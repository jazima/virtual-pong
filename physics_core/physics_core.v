==> flow/design.v <==
module physics_core # (
      parameter	  WIDTH     = 75,      
      parameter	  HEIGHT    = 50      
   )    (
   input wire		    aclk,	     
   input wire		    aresetn,
   input wire [15:0]	ip_pc_paddle_1_X,
   input wire [15:0]	ip_pc_paddle_1_Y,
   input wire [15:0]    ip_pc_paddle_1_Z,
   input wire           ip_pc_paddle_1_valid,
   input wire [15:0]	ip_pc_paddle_2_X,
   input wire [15:0]	ip_pc_paddle_2_Y,
   input wire [15:0]    ip_pc_paddle_2_Z,
   input wire           ip_pc_paddle_2_valid,
   input wire [15:0]	iBall_X,
   input wire [15:0]	iBall_Y,
   input wire [15:0]	iBall_Z,
   output wire [15:0]	pc_gr_ball_X_p1,
   output wire [15:0]	pc_gr_ball_Y_p1,
   output wire [15:0]	pc_gr_ball_Z_p1,
   output wire [15:0]  pc_gr_paddle_1_X_p1,  
   output wire [15:0]  pc_gr_paddle_1_Y_p1, 
   output wire [15:0]  pc_gr_paddle_1_Z_p1, 
   output wire [15:0]  pc_gr_paddle_2_X_p1, 
   output wire [15:0]  pc_gr_paddle_2_Y_p1,  
   output wire [15:0]  pc_gr_paddle_2_Z_p1
);
parameter GRAVITY        = 10;    
parameter SCREEN_HEIGHT  = 480;
parameter SCREEN_WIDTH   = 640;
parameter BALL_RADIUS    = 16;
parameter [2:0] BALL_IDLE               = 3'd0,
                PADDLE_1_BALL_COLLISION = 3'd1,
                PADDLE_2_BALL_COLLISION = 3'd2,
                BALL_COLLISION          = 3'd3; 
reg [15:0]  ip_pc_paddle_1_X_p1; 
reg [15:0]  ip_pc_paddle_1_Y_p1; 
reg [15:0]  ip_pc_paddle_1_Z_p1;  
reg [15:0]  ip_pc_paddle_2_X_p1; 
reg [15:0]  ip_pc_paddle_2_Y_p1;  
reg [15:0]  ip_pc_paddle_2_Z_p1;
reg [15:0] paddle_1_velocity_X;
reg [15:0] paddle_1_velocity_Y;
reg [15:0] paddle_1_velocity_Z;
reg [15:0] paddle_2_velocity_X;
reg [15:0] paddle_2_velocity_Y;
reg [15:0] paddle_2_velocity_Z;
reg [15:0] ball_X_p1;
reg [15:0] ball_Y_p1;
reg [15:0] ball_Z_p1; 
reg [2:0] ball_state;
always @(posedge aclk) begin
   if (~aresetn) begin
      ball_X_p1	                <= 16'd0;
	  ball_Y_p1	                <= 16'd0;
	  ball_Z_p1	                <= 16'd0;
      ip_pc_paddle_1_X_p1	    <= 16'd0;
      ip_pc_paddle_1_Y_p1		<= 16'd0;
      ip_pc_paddle_1_Z_p1		<= 16'd0;
      ip_pc_paddle_2_X_p1	    <= 16'd0;
      ip_pc_paddle_2_Y_p1		<= 16'd0;
      ip_pc_paddle_2_Z_p1		<= 16'd0;
      paddle_1_velocity_X       <= 16'd0;
      paddle_1_velocity_Y       <= 16'd0;
      paddle_1_velocity_Z       <= 16'd0;
      paddle_2_velocity_X       <= 16'd0;
      paddle_2_velocity_Y       <= 16'd0;
      paddle_2_velocity_Z       <= 16'd0;
      ball_state                <= BALL_IDLE;
    end else begin
        case (ball_state)
            BALL_IDLE : begin
               if (ip_pc_paddle_1_valid) begin
	               ip_pc_paddle_1_X_p1	   <= ip_pc_paddle_1_X;   
	               ip_pc_paddle_1_Y_p1	   <= ip_pc_paddle_1_Y;
	               ip_pc_paddle_1_Z_p1	   <= ip_pc_paddle_1_Z;   
	           end
	           if (ip_pc_paddle_2_valid) begin
	               ip_pc_paddle_2_X_p1	   <= ip_pc_paddle_1_X;   
	               ip_pc_paddle_2_Y_p1	   <= ip_pc_paddle_1_Y;
	               ip_pc_paddle_2_Z_p1	   <= ip_pc_paddle_1_Z;  
	           end
	           paddle_1_velocity_X       <= 16'd0;
               paddle_1_velocity_Y       <= 16'd0;
               paddle_1_velocity_Z       <= 16'd0;
               paddle_2_velocity_X       <= 16'd0;
               paddle_2_velocity_Y       <= 16'd0;
               paddle_2_velocity_Z       <= 16'd0;
               ball_X_p1                 <= iBall_X;
	           ball_Y_p1                 <= iBall_Y;
	           ball_Z_p1                 <= iBall_Z;
	           if ( (ball_X_p1 < (ip_pc_paddle_1_X_p1 + WIDTH) ) && (ball_X_p1 > ip_pc_paddle_1_X_p1 ) && 
	                (ball_Y_p1 < (ip_pc_paddle_1_Y_p1 + HEIGHT)) && (ball_Y_p1 > ip_pc_paddle_1_Y_p1 ) && 
	                ((ball_Z_p1 - ip_pc_paddle_1_Z_p1) == BALL_RADIUS) ) begin
                   ball_state  <= PADDLE_1_BALL_COLLISION;
	           end else if ( (ball_X_p1 < (ip_pc_paddle_2_X_p1 + WIDTH) ) && (iBall_X > ip_pc_paddle_2_X_p1 ) && 
	                         (ball_Y_p1 < (ip_pc_paddle_2_Y_p1 + HEIGHT)) && (iBall_Y > ip_pc_paddle_2_Y_p1 ) && 
	                         ((ball_Z_p1 + BALL_RADIUS) == ip_pc_paddle_2_Z_p1) ) begin
                   ball_state  <= PADDLE_2_BALL_COLLISION;
               end else begin
                   ball_state  <= BALL_IDLE; 
               end
            end
            PADDLE_1_BALL_COLLISION : begin
                if (ip_pc_paddle_1_X > ip_pc_paddle_1_X_p1) begin
	               paddle_1_velocity_X   <= (ip_pc_paddle_1_X - ip_pc_paddle_1_X_p1);
	            end
	            if (ip_pc_paddle_1_Y > ip_pc_paddle_1_Y_p1) begin
	               paddle_1_velocity_Y   <= (ip_pc_paddle_1_Y - ip_pc_paddle_1_Y_p1);
	            end
	            if (ip_pc_paddle_1_Z > ip_pc_paddle_1_Z) begin
	               paddle_1_velocity_Z   <= (ip_pc_paddle_1_Z - ip_pc_paddle_1_Z_p1);
	            end
	            ball_state  <= BALL_COLLISION;
	       end
	       PADDLE_2_BALL_COLLISION : begin
                if (ip_pc_paddle_2_X > ip_pc_paddle_2_X_p1) begin
	               paddle_2_velocity_X   <= (ip_pc_paddle_2_X - ip_pc_paddle_2_X_p1);
	            end
	            if (ip_pc_paddle_2_Y > ip_pc_paddle_2_Y_p1) begin
	               paddle_2_velocity_Y   <= (ip_pc_paddle_2_Y - ip_pc_paddle_2_Y_p1);
	            end
	            if (ip_pc_paddle_2_Z > ip_pc_paddle_2_Z) begin
	               paddle_2_velocity_Z   <= (ip_pc_paddle_2_Z - ip_pc_paddle_2_Z_p1);
	            end
	            ball_state  <= BALL_COLLISION;
	        end
	        BALL_COLLISION : begin
	           if (ball_X_p1 >= 16'd640) begin	     
	               ball_X_p1       <= SCREEN_WIDTH >> 1;
	               ball_Y_p1       <= ball_Y_p1 + paddle_1_velocity_Y - GRAVITY;
	               ball_Z_p1       <= ball_Z_p1 + paddle_1_velocity_Z - GRAVITY;	         
                end else if (ball_Y_p1 >= 16'd480) begin	      
	               ball_X_p1       <= ball_X_p1 + paddle_1_velocity_X - GRAVITY;
	               ball_Y_p1       <= SCREEN_HEIGHT >> 1;
	               ball_Z_p1       <= ball_Z_p1 + paddle_1_velocity_Z - GRAVITY;
                end else if (ball_Y_p1 == 0) begin	          
	               ball_X_p1       <= ball_X_p1 + paddle_1_velocity_X - GRAVITY;
	               ball_Y_p1       <= SCREEN_HEIGHT >> 1;
	               ball_Z_p1       <= ball_Z_p1 + paddle_1_velocity_Z - GRAVITY;
                end else begin	 
	               ball_X_p1	   <= ball_X_p1 + paddle_1_velocity_X - GRAVITY;
	               ball_Y_p1	   <= ball_Y_p1 + paddle_1_velocity_Y - GRAVITY;
	               ball_Z_p1	   <= ball_Z_p1 + paddle_1_velocity_Z - GRAVITY;
	            end 
	           if ( (ball_X_p1 < (ip_pc_paddle_1_X_p1 + WIDTH) ) && (ball_X_p1 > ip_pc_paddle_1_X_p1 ) && 
	                (ball_Y_p1 < (ip_pc_paddle_1_Y_p1 + HEIGHT)) && (ball_Y_p1 > ip_pc_paddle_1_Y_p1 ) && 
	                ((ball_Z_p1 - ip_pc_paddle_1_Z_p1) == BALL_RADIUS) ) begin
                   ball_state  <= PADDLE_1_BALL_COLLISION;
	           end else if ( (ball_X_p1 < (ip_pc_paddle_2_X_p1 + WIDTH) ) && (iBall_X > ip_pc_paddle_2_X_p1 ) && 
	                         (ball_Y_p1 < (ip_pc_paddle_2_Y_p1 + HEIGHT)) && (iBall_Y > ip_pc_paddle_2_Y_p1 ) && 
	                         ((ball_Z_p1 + BALL_RADIUS) == ip_pc_paddle_2_Z_p1) ) begin
                   ball_state  <= PADDLE_2_BALL_COLLISION;
               end else begin
                   ball_state  <= BALL_IDLE; 
               end
	         end
        endcase
    end
end
assign pc_gr_ball_X_p1  = ball_X_p1;
assign pc_gr_ball_Y_p1  = ball_Y_p1;
assign pc_gr_ball_Z_p1  = ball_Z_p1;
assign pc_gr_paddle_1_X_p1  = ip_pc_paddle_1_X_p1;
assign pc_gr_paddle_1_Y_p1  = ip_pc_paddle_1_Y_p1;
assign pc_gr_paddle_1_Z_p1  = ip_pc_paddle_1_Z_p1;
assign pc_gr_paddle_2_X_p1  = ip_pc_paddle_2_X_p1;
assign pc_gr_paddle_2_Y_p1  = ip_pc_paddle_2_Y_p1;
assign pc_gr_paddle_2_Z_p1  = ip_pc_paddle_2_Z_p1;
endmodule
# Reports on physics_core

What the tools print for physics_core, step after step.
Line numbers count from 1 in the design file above.
Operators carry their Yosys type and port widths (W data, S select, Z words).
The mark - stands for no value.

Top: physics_core
Clock input: aclk
Cell library: sky130hd
Corner: tt_025C_1v80

# Elaborated design

Yosys after proc, flatten, opt, wreduce and memory -nomap, before mapping. Memory bits, and registers merged into a memory's read port (data or address), are not among the register bits. Print and check cells are not counted.

Register bits after elaboration: 195
Latch bits: 0
Memory bits (writable): 0
ROM bits: 0
Word width x clocked read ports: 0
Memories: 0
Input bits: 148
Output and inout port bits: 144
Word-level cells: 85

Add/sub/neg operators: 15
Multipliers: 0
Div/mod/pow operators: 0
Order comparisons: 13
Equal/unequal tests: 8
Shift-type cells: 0
Mux-type cells: 16
Bitwise operators: 0
Reductions and logical operators: 20

Operator list:

| kind                    | number |
| $pmux W16 S2            | 6 |
| $gt A16 B16 Y1          | 7 |
| $mux W16                | 7 |
| $lt A16 B17 Y1          | 4 |
| $add A16 B16 Y16        | 3 |
| $sub A16 B16 Y16        | 3 |
| $sub A16 B4 Y16 const B | 3 |
| $add A16 B6 Y17 const B | 2 |
| $add A16 B7 Y17 const B | 2 |
| $eq A32 B5 Y1 const B   | 1 |
| $sub A16 B16 Y17        | 1 |
| $add A16 B5 Y17 const B | 1 |
| $eq A17 B16 Y1          | 1 |
| $ge A16 B10 Y1 const B  | 1 |
| $ge A16 B9 Y1 const B   | 1 |
| $logic_not A16 Y1       | 1 |
| $reduce_and A2 Y1       | 5 |
| $logic_and A1 B1 Y1     | 8 |
| $ne A2 B2 Y1 const B    | 3 |
| $eq A3 B2 Y1 const B    | 2 |
| $pmux W3 S2             | 1 |
| $reduce_bool A2 Y1      | 2 |
| $reduce_or A2 Y1        | 2 |
| $mux W2                 | 2 |
| $eq A3 B1 Y1 const B    | 1 |
| $logic_not A3 Y1        | 1 |
| $reduce_bool A3 Y1      | 1 |

# Logic depth

Longest topological path by Yosys (ltp), each cell counted once; first at word level (registers and memories cut), then after technology mapping (sequential cells cut; the memories' decode and read muxes count).

Word-level depth: 9
ABC_AREA: 0
Depth in mapped cells: 17
Gate-level depth less buffers: 17

# Netlist

The flow's flattened synthesis, as Yosys stat reports it; memories are mapped. The netlist is that of the ABC_AREA named above (0 if unset); the other value can give another one.

Cell types:

| type                      | number | total area (µm²) |
| sky130_fd_sc_hd__dfxtp_1  | 196    | 3.92E+03 |
| sky130_fd_sc_hd__ha_1     | 265    | 3315.68 |
| sky130_fd_sc_hd__a21oi_1  | 228    | 1.14E+03 |
| sky130_fd_sc_hd__nand2_1  | 286    | 1073.53 |
| sky130_fd_sc_hd__inv_1    | 256    | 960.922 |
| sky130_fd_sc_hd__xnor2_1  | 101    | 884.598 |
| sky130_fd_sc_hd__nor2_1   | 116    | 435.418 |
| sky130_fd_sc_hd__o21ai_0  | 73     | 365.35 |
| sky130_fd_sc_hd__mux2i_1  | 33     | 330.317 |
| sky130_fd_sc_hd__nand3_1  | 63     | 315.302 |
| sky130_fd_sc_hd__xor2_1   | 36     | 315.302 |
| sky130_fd_sc_hd__a21o_1   | 38     | 285.274 |
| sky130_fd_sc_hd__nand4_1  | 39     | 243.984 |
| sky130_fd_sc_hd__clkbuf_1 | 52     | 195.187 |
| sky130_fd_sc_hd__a211oi_1 | 25     | 187.68 |
| sky130_fd_sc_hd__nor3_1   | 37     | 185.178 |
| sky130_fd_sc_hd__o21a_1   | 24     | 180.173 |
| sky130_fd_sc_hd__a31oi_1  | 18     | 112.608 |

Other cell types: 68; their cells: 248.

Standard cells after synthesis: 2134
Chip area (Yosys): 16477.1 µm²
Flip-flops: 196
Buffers: 70

# Path before layout

Path of least setup slack by OpenSTA after synthesis, without wires, with an ideal clock, recovery checks aside; 20% of the period is set as input and as output delay. Where synthesis merged equal registers, the netlist keeps one of their names.

Path type: input to register
Start point: in ip_pc_paddle_1_X[0]
End point: reg paddle_1_velocity_X[1]
Clock period: 4380 ps
Library setup time: 70 ps
Launch time at the first pin: 876 ps
Arrival time: 3139 ps
Slack: 1171 ps
Delay of the path: 2333 ps
Driving pins on the path: 13
Synthesis period reached: 3209 ps

"delay of the path" is the arrival time less input delay plus setup time.
"driving pins on the path": output pins that drive a net of the path, with the launching flip-flop's if there is one; two outputs of one cell count as two.
"synthesis period reached" is the clock period less the worst setup slack; recovery checks do not enter. This is arithmetic on one report: input and output delays are still those of the set period (20% each).
Between the ends stands the longest chain of elaborated cells between them, by number of cells; it is not shown to be the way that was timed. Of several equally long chains one is given.
A line is the first line of the expression or statement that the cell stems from. Yosys adds cells for indexed reads and writes and turns some case tables into memories.
A register here has more assigning lines than the two given.

Path through: sky130_fd_sc_hd__inv_1 sky130_fd_sc_hd__ha_1 sky130_fd_sc_hd__inv_1 sky130_fd_sc_hd__fa_1 sky130_fd_sc_hd__a21o_1 sky130_fd_sc_hd__a31o_1 sky130_fd_sc_hd__a2111oi_2 sky130_fd_sc_hd__o31a_1 sky130_fd_sc_hd__or2_1 sky130_fd_sc_hd__a21o_1 sky130_fd_sc_hd__buf_2 sky130_fd_sc_hd__nand3_1 sky130_fd_sc_hd__a21oi_1
Length of the longest elaborated chain: 3
Elaborated cells between the ends (all ways): 6
Classes of those cells: add/sub: 1; compare: 1; eq/ne: 1; mux: 2; reduce/logical: 1

Ends and longest elaborated chain, post-synthesis:

| what             | line | RTL |
| from (decl)      | 7    | `input wire [15:0] ip_pc_paddle_1_X,` |
| $sub A16 B16 Y16 | 106  | `paddle_1_velocity_X <= (ip_pc_paddle_1_X - ip_pc_paddle_1_X_p1);` |
| $mux W16         | 105  | `if (ip_pc_paddle_1_X > ip_pc_paddle_1_X_p1) begin` |
| $pmux W16 S2     | 71   | `case (ball_state)` |
| to (assign)      | 63   | `paddle_1_velocity_X       <= 16'd0;` |
| to (assign)      | 106  |  |
| to (decl)        | 42   | `reg [15:0] paddle_1_velocity_X;` |

# Path in the finished layout

Path of least setup slack in the final report of run 1 (OpenROAD, finished layout, wires in). Where an end is a register, its clock arrival counts in the times.
The report prints the path's times to 10 ps; the period is as set.

Path type: register to register
Start point: reg (no name shown)
End point: reg ball_state
Clock period: 3390 ps
Library setup time: 50 ps
Launch time at the first pin: 450 ps
Arrival time: 3920 ps
Slack: -140 ps
Driving pins on the path: 15

An end named without its bit number is one bit of that signal or, where synthesis recoded a state register, one of its new flip-flops.
A register here has more assigning lines than the two given.

Path through: sky130_fd_sc_hd__dfxtp_2 sky130_fd_sc_hd__buf_6 sky130_fd_sc_hd__nand4_1 sky130_fd_sc_hd__nor4_4 sky130_fd_sc_hd__nand2_2 sky130_fd_sc_hd__xnor2_2 sky130_fd_sc_hd__ha_1 sky130_fd_sc_hd__a211oi_2 sky130_fd_sc_hd__o21ai_2 sky130_fd_sc_hd__a2111oi_4 sky130_fd_sc_hd__o21ai_2 sky130_fd_sc_hd__a31oi_4 sky130_fd_sc_hd__nand4_2 sky130_fd_sc_hd__a2111oi_4 sky130_fd_sc_hd__and3_1

Ends and longest elaborated chain, after layout:

| what        | line | RTL |
| to (assign) | 69   | `ball_state                <= BALL_IDLE;` |
| to (assign) | 95   | `ball_state  <= PADDLE_1_BALL_COLLISION;` |
| to (decl)   | 51   | `reg [2:0] ball_state;` |

No chain of elaborated cells between the ends is given.

Measured data: module physics_core, platform sky130hd, 2 stored runs of the flow under differing settings, order arbitrary. Input and output delays are each 20% of the period that was set; the output load is 0.01 pF.
"reached clock period" = clock period - worst setup slack. The figure is calculated, with input and output delays left at 20% of the set period.
"worst setup path time": the worst setup path's part of the clock period (all of it between registers, 20% less for each end at a port) less its slack. A launch clock that arrives late makes it longer, a capture clock that arrives late makes it shorter.
"total design power": no workload was simulated; the value follows from the tool's default switching activity.
"worst setup path time" is given in steps of 10 ps.
A setting shown as n/a is not set for that run.

| name                                                    | run 1                | run 2                |
| period_ns                                               | 3.39                 | 3.76                 |
| CORE_UTILIZATION                                        | 56                   | 42                   |
| SETUP_SLACK_MARGIN                                      | 0.78                 | n/a                  |
| PLACE_DENSITY_LB_ADDON                                  | 0.21                 | n/a                  |
| GPL_TIMING_DRIVEN                                       | 0                    | n/a                  |
| CTS_CLUSTER_DIAMETER                                    | 259                  | n/a                  |
| MAX_ROUTING_LAYER                                       | met4                 | n/a                  |
| CAP_MARGIN                                              | 20                   | 20                   |
| CORE_MARGIN                                             | 2                    | 2                    |
| SLEW_MARGIN                                             | 20                   | 20                   |
| worst setup slack after layout (ps)                     | -135                 | 176                  |
| area of the standard cells in the finished layout (µm²) | 21892.2              | 20412.1              |
| cell area after synthesis (µm²)                         | 16477.1              | 16477.1              |
| worst setup path time (ps)                              | 3530                 | 3580                 |
| kind of the worst setup path                            | register to register | register to register |
| post-route utilization                                  | 0.759                | 0.528                |
| worst hold slack after layout (ps)                      | 443                  | 445                  |
| total design power (W)                                  | 0.007199             | 0.006101             |
| reached clock period (ps)                               | 3525                 | 3584                 |
| die size (µm²)                                          | 30810.8              | 40832.3              |
